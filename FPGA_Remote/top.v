==> flow/design.v <==
module top(
    input wire clk,
    input wire rst,
    input wire uart_rx,
    output wire programming_done
);
    wire [7:0] uart_data;
    wire data_valid;
    uart_receiver_fpga_program uart_inst(
        .clk(clk),
        .rx(uart_rx),
        .data_out(uart_data),
        .valid(data_valid),
        .programming_done(programming_done)
    );
endmodule
module uart_receiver_fpga_program(
    input wire clk,
    input wire rx,
    output reg [7:0] data_out,
    output reg valid,
    output reg programming_done   
);
    parameter BAUD_RATE = 115200;
    parameter CLOCK_FREQ = 100000000;  
    reg [15:0] baud_counter;
    reg [7:0] bit_index;
    reg receiving;
    reg [7:0] rx_shift_reg;
    reg [15:0] byte_counter;    
    initial begin
        baud_counter = 0;
        bit_index = 0;
        receiving = 0;
        rx_shift_reg = 0;
        data_out = 0;
        valid = 0;
        programming_done = 0;
        byte_counter = 0;
    end
    always @(posedge clk) begin
        if (!receiving) begin
            if (!rx) begin   
                receiving <= 1;
                baud_counter <= (CLOCK_FREQ / BAUD_RATE) / 2;  
            end
        end else begin
            baud_counter <= baud_counter - 1;
            if (baud_counter == 0) begin
                baud_counter <= CLOCK_FREQ / BAUD_RATE;
                if (bit_index < 8) begin
                    rx_shift_reg[bit_index] <= rx;   
                    bit_index <= bit_index + 1;
                end else if (bit_index == 8) begin
                    data_out <= rx_shift_reg;   
                    valid <= 1;
                    receiving <= 0;
                    bit_index <= 0;
                    byte_counter <= byte_counter + 1;   
                end
            end
        end
        if (byte_counter == EXPECTED_BITSTREAM_SIZE) begin
            programming_done <= 1;   
        end
    end
endmodule
== From RTL to reports: top ==
Tool output for the design above, in the order of the flow.
Line numbers count from 1 in the design file above.
Operators: Yosys type, input widths -> output width; for muxes data width and select width s.
Library cell names are shortened.
Not given: --
Set-up
  top module: top
  clock input: clk
  standard-cell library: sky130hd
  timing corner: tt_025C_1v80

== After elaboration ==
Yosys after proc, flatten, opt, wreduce and memory -nomap, before mapping. Memory bits, and registers merged into a memory's read port (data or address), are not among the register bits. Print and check cells are not counted. Equal cells are merged and count once.
Word-level totals
  bits in registers: 42
  RAM bits: 0
  memories kept: 0
  output and inout bits: 1
  bits in read-only memories: 0
  bits of input ports: 3
  word width x clocked read ports: 0
  bits in latches: 0
Operators by class
  eq/ne operators: 3
  shift-type cells: 0
  divide/modulo/power cells: 0
  multipliers: 0
  magnitude comparators: 1
  add/sub/neg operators: 3
  reduce/logical cells: 4
  mux-type cells: 10
  bitwise logic cells: 1
Operators by type and width (count)
  $mux 16: 3
  $add 16x1->16 const B: 1
  $sub 16x1->16 const B: 1
  $eq 16x1->1: 1
  $logic_not 16->1: 1
  $mux 8: 2
  $add 8x1->8 const B: 1
  $lt 8x4->1 const B: 1
  $eq 8x4->1 const B: 1
  $mux 1: 5
  $reduce_and 4->1: 1
  $reduce_and 3->1: 1
  $ne 2x1->1 const B: 1
  $reduce_bool 2->1: 1
  $not 1->1: 1

== Longest topological paths ==
Longest topological path by Yosys (ltp), each cell counted once; first at word level (registers and memories cut), then after technology mapping (sequential cells cut; the memories' decode and read muxes count).
Logic depth
  depth after elaboration: 5
  ABC_AREA: 0
  gate-level depth with buffers: 6
  depth with buffers taken out: 6

== Netlist ==
Source: synth_stat.txt of the flow (Yosys; design flattened, memories mapped). It holds for the ABC_AREA given above (unset counts as 0); a run with the other value may have another netlist.
Cells by type (count)
  edfxtp_1: 41
  xnor2_1: 14
  xor2_1: 11
  nor2_1: 16
  ha_1: 4
  nand3_1: 10
  nand4_1: 7
  nor3_1: 8
  nand2_1: 10
  nand2b_1: 6
  nor4_1: 5
  and4_1: 3
  inv_1: 7
  o21ai_0: 5
  nor4_4: 1
  dfxtp_1: 1
  a21oi_1: 3
  and3_1: 2
Not listed: further types 15, cells in them 17.
Synthesis totals
  sequential part of the area: 1251.2 um^2
  cell area after synthesis: 2072.0 um^2
  flip-flop cells: 42
  standard cells after synthesis: 171
By module: a second synthesis without flattening, with its own total; a netlist apart from the flattened one above.
Second synthesis, totals
  cell total of the unflattened synthesis: 236
  area (unflattened synthesis): 2902.8 um^2
Each row is one instance without its submodules.
Modules
  uart_receiver_fpga_program: area 2902.8 um^2, seq. area 1761.7 um^2, cells 236, instances 1
  top: area 0.0 um^2, seq. area 0.0 um^2, cells 0, instances 1

== Timing after synthesis ==
OpenSTA on the mapped netlist: ideal clock, no wires. The path of least setup slack (recovery checks aside). Input and output delay are each 20% of the period. Register names are those of the netlist, which keeps one name where synthesis merged equal registers.
Path post-synthesis
  kind: register -> register
  start: reg uart_inst.baud_counter[4]
  end: reg uart_inst.byte_counter[0]
  library setup time: 373 ps
  driving pins on the path: 5
  arrival time: 1916 ps
  path buffers: 0
  required time: 1887 ps
  clock period: 2260 ps
  path delay: 2289 ps
  slack: -29 ps
  synthesis period reached: 2289 ps
"path delay" = arrival - input delay + setup time.
"driving pins on the path" counts driving pins, that of a launching flip-flop among them; a cell with two outputs on the path counts twice.
"synthesis period reached" is the clock period less the worst setup slack; recovery checks do not enter. This is arithmetic on one report: input and output delays are still those of the set period (20% each).
The rows between start and end are the longest chain of elaborated cells between them; the timing report does not say that the signal goes this way. Where chains are equally long, one stands for them.
Each line given opens the expression or statement behind the cell; cells for indexed reads and writes are added by Yosys, which also makes memories of some case tables.
A register here has more assigning lines than the two given.
On the way, post-synthesis
  cell sequence: edfxtp_1 nor4_4 nand4_2 nor2_1 and4_1
  cells in the longest elaborated chain: 2
  elaborated cells on any way between the ends: 2
  RTL lines with such cells: 1
RTL lines, path post-synthesis
  from (decl): line 26  | reg [15:0] baud_counter;
  from (assign): line 45  | baud_counter <= (CLOCK_FREQ / BAUD_RATE) / 2;
  from (assign): line 48  | baud_counter <= baud_counter - 1;
  $logic_not 16->1: line 49  | if (baud_counter == 0) begin
  $reduce_and 4->1
  to (assign): line 59  | byte_counter <= byte_counter + 1;
  to (decl): line 30  | reg [15:0] byte_counter;

== Timing after layout ==
From the final timing report of run B: the path of least setup slack in the routed layout; clock arrival at registers is part of the times.
The report prints the path's times to 10 ps; the period is as set.
Path after layout
  kind: register -> register
  start: reg uart_inst.baud_counter[4]
  end: reg uart_inst.byte_counter[2]
  clock period: 3170 ps
  driving pins on the path: 5
  required time: 3160 ps
  slack: 390 ps
  path buffers: 0
  arrival time: 2770 ps
  library setup time: 350 ps
The rows between start and end are the longest chain of elaborated cells between them; the timing report does not say that the signal goes this way. Where chains are equally long, one stands for them.
A register here has more assigning lines than the two given.
On the way, after layout
  cell sequence: edfxtp_1 nor4_4 nand4_2 nor2_1 and4_1
  cells in the longest elaborated chain: 2
  elaborated cells on any way between the ends: 2
  RTL lines with such cells: 1
RTL lines, path after layout
  from (decl): line 26  | reg [15:0] baud_counter;
  from (assign): line 45  | baud_counter <= (CLOCK_FREQ / BAUD_RATE) / 2;
  from (assign): line 48  | baud_counter <= baud_counter - 1;
  $logic_not 16->1: line 49  | if (baud_counter == 0) begin
  $reduce_and 4->1
  to (assign): line 59  | byte_counter <= byte_counter + 1;
  to (decl): line 30  | reg [15:0] byte_counter;

Subject: flow runs of top

Hi,

Module top, platform sky130hd: 2 stored runs of the flow (Yosys, OpenROAD) with differing settings, in no particular order. Input and output delays are each 20% of the period that was set; the output load is 0.01 pF.
"achieved clock period" is the run's clock period less its worst setup slack. It is reckoned from that one timing run; input and output delays stay at 20% of the period that was set.
"allowed time less slack (worst setup path)" = time allowed to the worst setup path (clock period - input delay - output delay, where it has them) - its slack; a late launch clock adds to it, a late capture clock takes from it.
By "total power of the final layout" is meant OpenSTA's value without simulated activity: inputs other than the clock are taken to toggle once in ten clock periods, and the tool carries that through the logic.
"allowed time less slack (worst setup path)" is known to 10 ps.

==> run A: settings <==
{ "period_ns": 1.36, "CORE_UTILIZATION": 67, "SETUP_SLACK_MARGIN": 0.29, "PLACE_DENSITY": 0.53, "CORE_ASPECT_RATIO": 1.17, "CELL_PAD_IN_SITES_GLOBAL_PLACEMENT": 0, "TNS_END_PERCENT": 70, "ABC_AREA": 1, "GPL_ROUTABILITY_DRIVEN": 0, "MAX_ROUTING_LAYER": "met4", "CAP_MARGIN": 20, "CORE_MARGIN": 2, "SLEW_MARGIN": 20 }
==> run A: results <==
unfinished; error DPL-0038 in routing

==> run B: settings <==
{ "period_ns": 3.17, "CORE_UTILIZATION": 59, "PLACE_DENSITY_LB_ADDON": 0.04, "TNS_END_PERCENT": 55, "GPL_TIMING_DRIVEN": 0, "SLEW_MARGIN": 20, "MIN_ROUTING_LAYER": "met2", "MAX_ROUTING_LAYER": "met5", "CAP_MARGIN": 20, "CORE_MARGIN": 2 }
==> run B: results <==
total power of the final layout: 862.5 uW
worst setup slack after layout: 392 ps
achieved clock period: 2778 ps
full die area: 4001.8 um^2
area of the synthesized netlist: 2072.0 um^2
post-route utilization: 0.659
final setup TNS: 0 ps
worst hold slack in the final report: 595 ps
standard-cell area after routing: 2215.9 um^2
allowed time less slack (worst setup path): 2780 ps
worst setup path kind: register -> register

Regards
