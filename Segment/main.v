==> flow/design.v <==
module seven_segment_controller (
  input wire clk,
  input wire [4:0] buttons,  
  output reg [7:0] segment_display,  
  output reg [7:0] digit_enable  
);
  reg [3:0] digit_value [7:0];  
  reg [2:0] current_digit = 0;  
  reg [22:0] counter = 0;  
  reg [4:0] prev_buttons = 0;  
  reg edit_mode = 0;  
  reg blink_state = 0;  
  always @(posedge clk) begin
    counter <= counter + 1;
    if (counter == 23'h7FFFFF) begin
      if (buttons[0] && !prev_buttons[0])  
        current_digit <= (current_digit == 0) ? 7 : current_digit - 1;
      else if (buttons[1] && !prev_buttons[1])  
        current_digit <= (current_digit == 7) ? 0 : current_digit + 1;
      if (buttons[4] && !prev_buttons[4])  
        edit_mode <= ~edit_mode;
      if (edit_mode) begin
        if (buttons[2] && !prev_buttons[2])  
          digit_value[current_digit] <= (digit_value[current_digit] == 9) ? 0 : digit_value[current_digit] + 1;
        else if (buttons[3] && !prev_buttons[3])  
          digit_value[current_digit] <= (digit_value[current_digit] == 0) ? 9 : digit_value[current_digit] - 1;
      end
      prev_buttons <= buttons;
    end
    if (counter[21:0] == 22'h3FFFFF) begin
      blink_state <= ~blink_state;
    end
  end
  reg [2:0] display_digit = 0;
  always @(posedge clk) begin
    if (counter[15:0] == 16'hFFFF) begin
      display_digit <= display_digit + 1;
      digit_enable <= ~(1 << display_digit);
      if (display_digit == current_digit && !edit_mode && !blink_state)
        segment_display <= 8'b11111111;  
      else
        segment_display <= digit_to_7segment(digit_value[display_digit]);
    end
  end
  function [7:0] digit_to_7segment;
    input [3:0] digit;
    case (digit)
      4'd0: digit_to_7segment = 8'b11000000;  
      4'd1: digit_to_7segment = 8'b11111001;  
      4'd2: digit_to_7segment = 8'b10100100;  
      4'd3: digit_to_7segment = 8'b10110000;  
      4'd4: digit_to_7segment = 8'b10011001;  
      4'd5: digit_to_7segment = 8'b10010010;  
      4'd6: digit_to_7segment = 8'b10000010;  
      4'd7: digit_to_7segment = 8'b11111000;  
      4'd8: digit_to_7segment = 8'b10000000;  
      4'd9: digit_to_7segment = 8'b10010000;  
      default: digit_to_7segment = 8'b11111111;  
    endcase
  endfunction
endmodule
### Tool chain data of seven_segment_controller

Tool output for the design above, in the order of the flow.
Line numbers count from 1 in the design file above.
Operators carry their Yosys type and port widths (W data, S select, Z words).
Library cell names are shortened.
A cell with -- has no value.

| set-up | value |
|---|---|
| design top | seven_segment_controller |
| clock | clk |
| standard-cell library | sky130hd |
| corner | tt_025C_1v80 |

### Word-level counts

Counts by Yosys on the flattened word-level netlist (proc, flatten, opt, wreduce; memories kept). Register bits leave out memories and registers merged into their read ports (data or address). Print and check cells are left out. Cells with the same type and inputs are merged into one.
Memory sizes are those after Yosys's memory passes, which may raise the word count (mostly to a power of two), join words into wider ones and drop unused or constant bits.

| cells by class | value |
|---|---|
| equal/unequal tests | 6 |
| reduce/logical cells | 19 |
| bitwise gates (word level) | 4 |
| add/sub/neg operators | 6 |
| mux-type cells | 21 |
| shifts and indexed selects | 1 |

Operator list:

| cell | count |
|---|---|
| $mux W4 | 10 |
| $add A23 B1 Y23 const B | 1 |
| $eq A23 B23 Y1 const B | 1 |
| $eq A22 B22 Y1 const B | 1 |
| $eq A16 B16 Y1 const B | 1 |
| $mux W3 | 4 |
| $shl A2 B3 Y8 const A | 1 |
| $not A8 Y8 | 1 |
| $logic_and A1 B1 Y1 | 7 |
| $logic_not A1 Y1 | 7 |
| $mux W1 | 7 |
| $add A3 B1 Y3 const B | 2 |
| $reduce_and A2 Y1 | 2 |
| $add A4 B1 Y4 const B | 1 |
| $sub A4 B1 Y4 const B | 1 |
| $eq A4 B4 Y1 const B | 1 |
| $logic_not A4 Y1 | 1 |
| $sub A3 B1 Y3 const B | 1 |
| $eq A3 B3 Y1 | 1 |
| $eq A3 B3 Y1 const B | 1 |
| $logic_not A3 Y1 | 1 |
| $not A1 Y1 | 2 |
| $reduce_bool A2 Y1 | 1 |
| $or A1 B1 Y1 | 1 |

| storage and ports | value |
|---|---|
| ROM bits | 112 |
| memory bits (writable) | 32 |
| cells after elaboration | 67 |
| word width x clocked read ports | 7 |
| register bits after elaboration | 52 |
| input bits | 6 |
| memories kept | 2 |
| output and inout port bits | 16 |

Memories:

| name | words | width | read ports | write ports | line | RTL |
|---|---|---|---|---|---|---|
| (no name shown) | 16 | 7 | 1 | 0 | 47 | `case (digit)` |
| digit_value | 8 | 4 | 2 | 1 | 7 | `reg [3:0] digit_value [7:0];` |

### Longest topological paths

Longest topological path by Yosys (ltp), each cell counted once; first at word level (registers and memories cut), then after technology mapping (sequential cells cut; the memories' decode and read muxes count).

| logic depth | value |
|---|---|
| depth in word-level cells | 7 |
| ABC_AREA | 0 |
| mapped depth | 8 |
| depth with buffers taken out | 6 |

### After synthesis

Yosys stat after the flow's synthesis: flattened, memories mapped to cells. It holds for the ABC_AREA given above (unset counts as 0); a run with the other value may have another netlist.
The area totals of this step are shown rounded.

Cell types:

| cell type | count | total area (um^2) |
|---|---|---|
| edfxtp_1 | 60 | 1.8E+03 |
| dfxtp_1 | 23 | 460.442 |
| mux4_2 | 16 | 360.346 |
| ha_1 | 16 | 200.192 |
| xnor2_1 | 15 | 131.376 |
| xor2_1 | 10 | 87.584 |
| nand2_1 | 21 | 78.826 |
| mux2i_4 | 3 | 67.565 |
| inv_1 | 16 | 60.058 |
| nor2_1 | 16 | 60.058 |
| nand3_1 | 11 | 55.053 |
| a21oi_1 | 10 | 50.048 |
| mux2i_1 | 4 | 40.038 |
| and4_1 | 4 | 35.034 |
| buf_6 | 3 | 33.782 |
| and3_1 | 5 | 31.28 |
| nand4_1 | 5 | 31.28 |
| nor3_1 | 6 | 30.029 |

Other cell types: 33; their cells: 55.

| mapped netlist | value |
|---|---|
| flip-flops | 83 |
| cell area after synthesis | 4023 um^2 |
| cell count | 299 |
| buffer cells | 10 |
| sequential part of the area | 2262 um^2 |

### Timing after synthesis

OpenSTA on the mapped netlist: ideal clock, no wires. The path of least setup slack (recovery checks aside). Input and output delay are each 20% of the period. Register names are those of the netlist, which keeps one name where synthesis merged equal registers.

| timing post-synthesis | value |
|---|---|
| kind | reg2reg |
| from | register display_digit[0] |
| to | register segment_display[4] |
| arrival | 2.192 ns |
| slack | 1.370 ns |
| period | 3.72 ns |
| data required time | 3.562 ns |
| stages on the path | 8 |
| setup time | 0.158 ns |
| path buffers | 1 |
| launch time at the first pin | 0.000 ns |
| delay of the path | 2.350 ns |
| synthesis period reached | 2.35 ns |

"delay of the path" = arrival - input delay + setup time.
"stages on the path": output pins that drive a net of the path, with the launching flip-flop's if there is one; two outputs of one cell count as two.
"synthesis period reached" is the clock period less the worst setup slack; recovery checks do not enter. This is arithmetic on one report: input and output delays are still those of the set period (20% each).
Between the ends stands the longest chain of elaborated cells between them, by number of cells; it is not shown to be the way that was timed. Of several equally long chains one is given.
A line is the first line of the expression or statement that the cell stems from. Yosys adds cells for indexed reads and writes and turns some case tables into memories.

| between the ends, post-synthesis | value |
|---|---|
| cells stage by stage | edfxtp_1 buf_2 mux4_2 mux2i_1 inv_1 ha_1 mux2_1 o211ai_1 |
| length of the longest elaborated chain | 3 |
| elaborated cells between the ends (all ways) | 4 |
| source lines of those cells | 2 |
| classes of those cells | 1 x eq/ne; 2 x reduce/logical; 1 x memory |

RTL lines, path post-synthesis:

| element | line | RTL |
|---|---|---|
| start: declaration | 34 | `reg [2:0] display_digit = 0;` |
| start: assignment | 37 | `display_digit <= display_digit + 1;` |
| $eq A3 B3 Y1 | 39 | `if (display_digit == current_digit && !edit_mode && !blink_state)` |
| $logic_and A1 B1 Y1 (2 in a row) | 39 |  |
| end: declaration | 4 | `output reg [7:0] segment_display,` |

### Worst path after layout

Path of least setup slack in the final report of run 1 (OpenROAD, finished layout, wires in). Where an end is a register, its clock arrival counts in the times.

| timing post-layout | value |
|---|---|
| kind | in2reg |
| from | input buttons[3] |
| to | memory digit_value[3][3] |
| setup time | 0.26 ns |
| data required time | 2.28 ns |
| slack | -0.21 ns |
| path buffers | 2 |
| period | 2.21 ns |
| input delay | 0.44 ns |
| arrival | 2.49 ns |
| stages on the path | 7 |
| launch time at the first pin | 0.44 ns |

Between the ends stands the longest chain of elaborated cells between them, by number of cells; it is not shown to be the way that was timed. Of several equally long chains one is given.
Ways into the end's enable are left out, as the timed path ends at the data pin.

| between the ends, post-layout | value |
|---|---|
| cells stage by stage | clkdlybuf4s50_1 nor2b_1 nor4b_2 buf_4 nor3b_1 a21oi_1 a211o_4 |
| length of the longest elaborated chain | 6 |
| elaborated cells between the ends (all ways) | 10 |
| source lines of those cells | 4 |
| classes of those cells | 9 x mux; 1 x reduce/logical |

RTL lines, path post-layout:

| element | line | RTL |
|---|---|---|
| start: declaration | 3 | `input wire [4:0] buttons,` |
| $logic_and A1 B1 Y1 | 25 | `else if (buttons[3] && !prev_buttons[3])` |
| $mux W4 | 25 |  |
| $mux W4 | 23 | `if (buttons[2] && !prev_buttons[2])` |
| $mux W4 | 22 | `if (edit_mode) begin` |
| $mux W4 | 15 | `if (counter == 23'h7FFFFF) begin` |
| $mux W4 | -- |  |
| end: declaration | 7 | `reg [3:0] digit_value [7:0];` |

Lab notebook: seven_segment_controller

Measured results for seven_segment_controller: 2 stored runs of the Yosys and OpenROAD flow on sky130hd. The settings differ; the order carries no meaning. The constraints put input and output delay at 20% of the set period each and load the outputs with 0.01 pF.
By "period reached" is meant the clock period of the run minus its worst setup slack. This is arithmetic on one report: input and output delays are still those of the set period (20% each).
By "allowed time less slack (worst setup path)" is meant the share of the clock period that the worst setup path is allowed (20% is reserved at inputs, 20% at outputs), minus its slack. Clock arrival times at its registers enter into it.
"total power after layout" rests on the timing tool's default activity at the inputs, not on a simulated workload.
Results are given in rounded form.
Settings: . = not set for that run.
A result given as . is not shown for that run.

| run name | period_ns | CORE_UTILIZATION | PLACE_DENSITY | CORE_ASPECT_RATIO | CORE_MARGIN | TNS_END_PERCENT | GPL_ROUTABILITY_DRIVEN | CTS_CLUSTER_SIZE | CTS_CLUSTER_DIAMETER | SLEW_MARGIN | MIN_ROUTING_LAYER | MAX_ROUTING_LAYER | CAP_MARGIN | CELL_PAD_IN_SITES_GLOBAL_PLACEMENT | CELL_PAD_IN_SITES_DETAIL_PLACEMENT | GPL_TIMING_DRIVEN | total negative setup slack (ns) | worst slack on setup checks (ns) | period reached (ns) | total power after layout (uW) | area of the synthesized netlist (um^2) | worst hold slack in the final report (ns) | standard-cell area after routing (um^2) | die outline area (um^2) | allowed time less slack (worst setup path) (ns) | critical path type |
|---|---|---|---|---|---|---|---|---|---|---|---|---|---|---|---|---|---|---|---|---|---|---|---|---|---|---|
| run 1 | 2.21 | 39 | 0.92 | 0.88 | 4 | 25 | 1 | 64 | 146 | 35 | met2 | met4 | 20 | . | . | . | -3.682 | -0.214 | 2.424 | 3326 | 4023 | 0.425 | 5202 | 12010 | 1.98 | in2reg |
| run 2 | 3.66 | 61 | . | . | 2 | . | . | 66 | . | 20 | met1 | . | 20 | 0 | 2 | 0 | . | . | . | . | . | . | . | . | . | . |

Run 2: unfinished; error DPL-0033 in placement
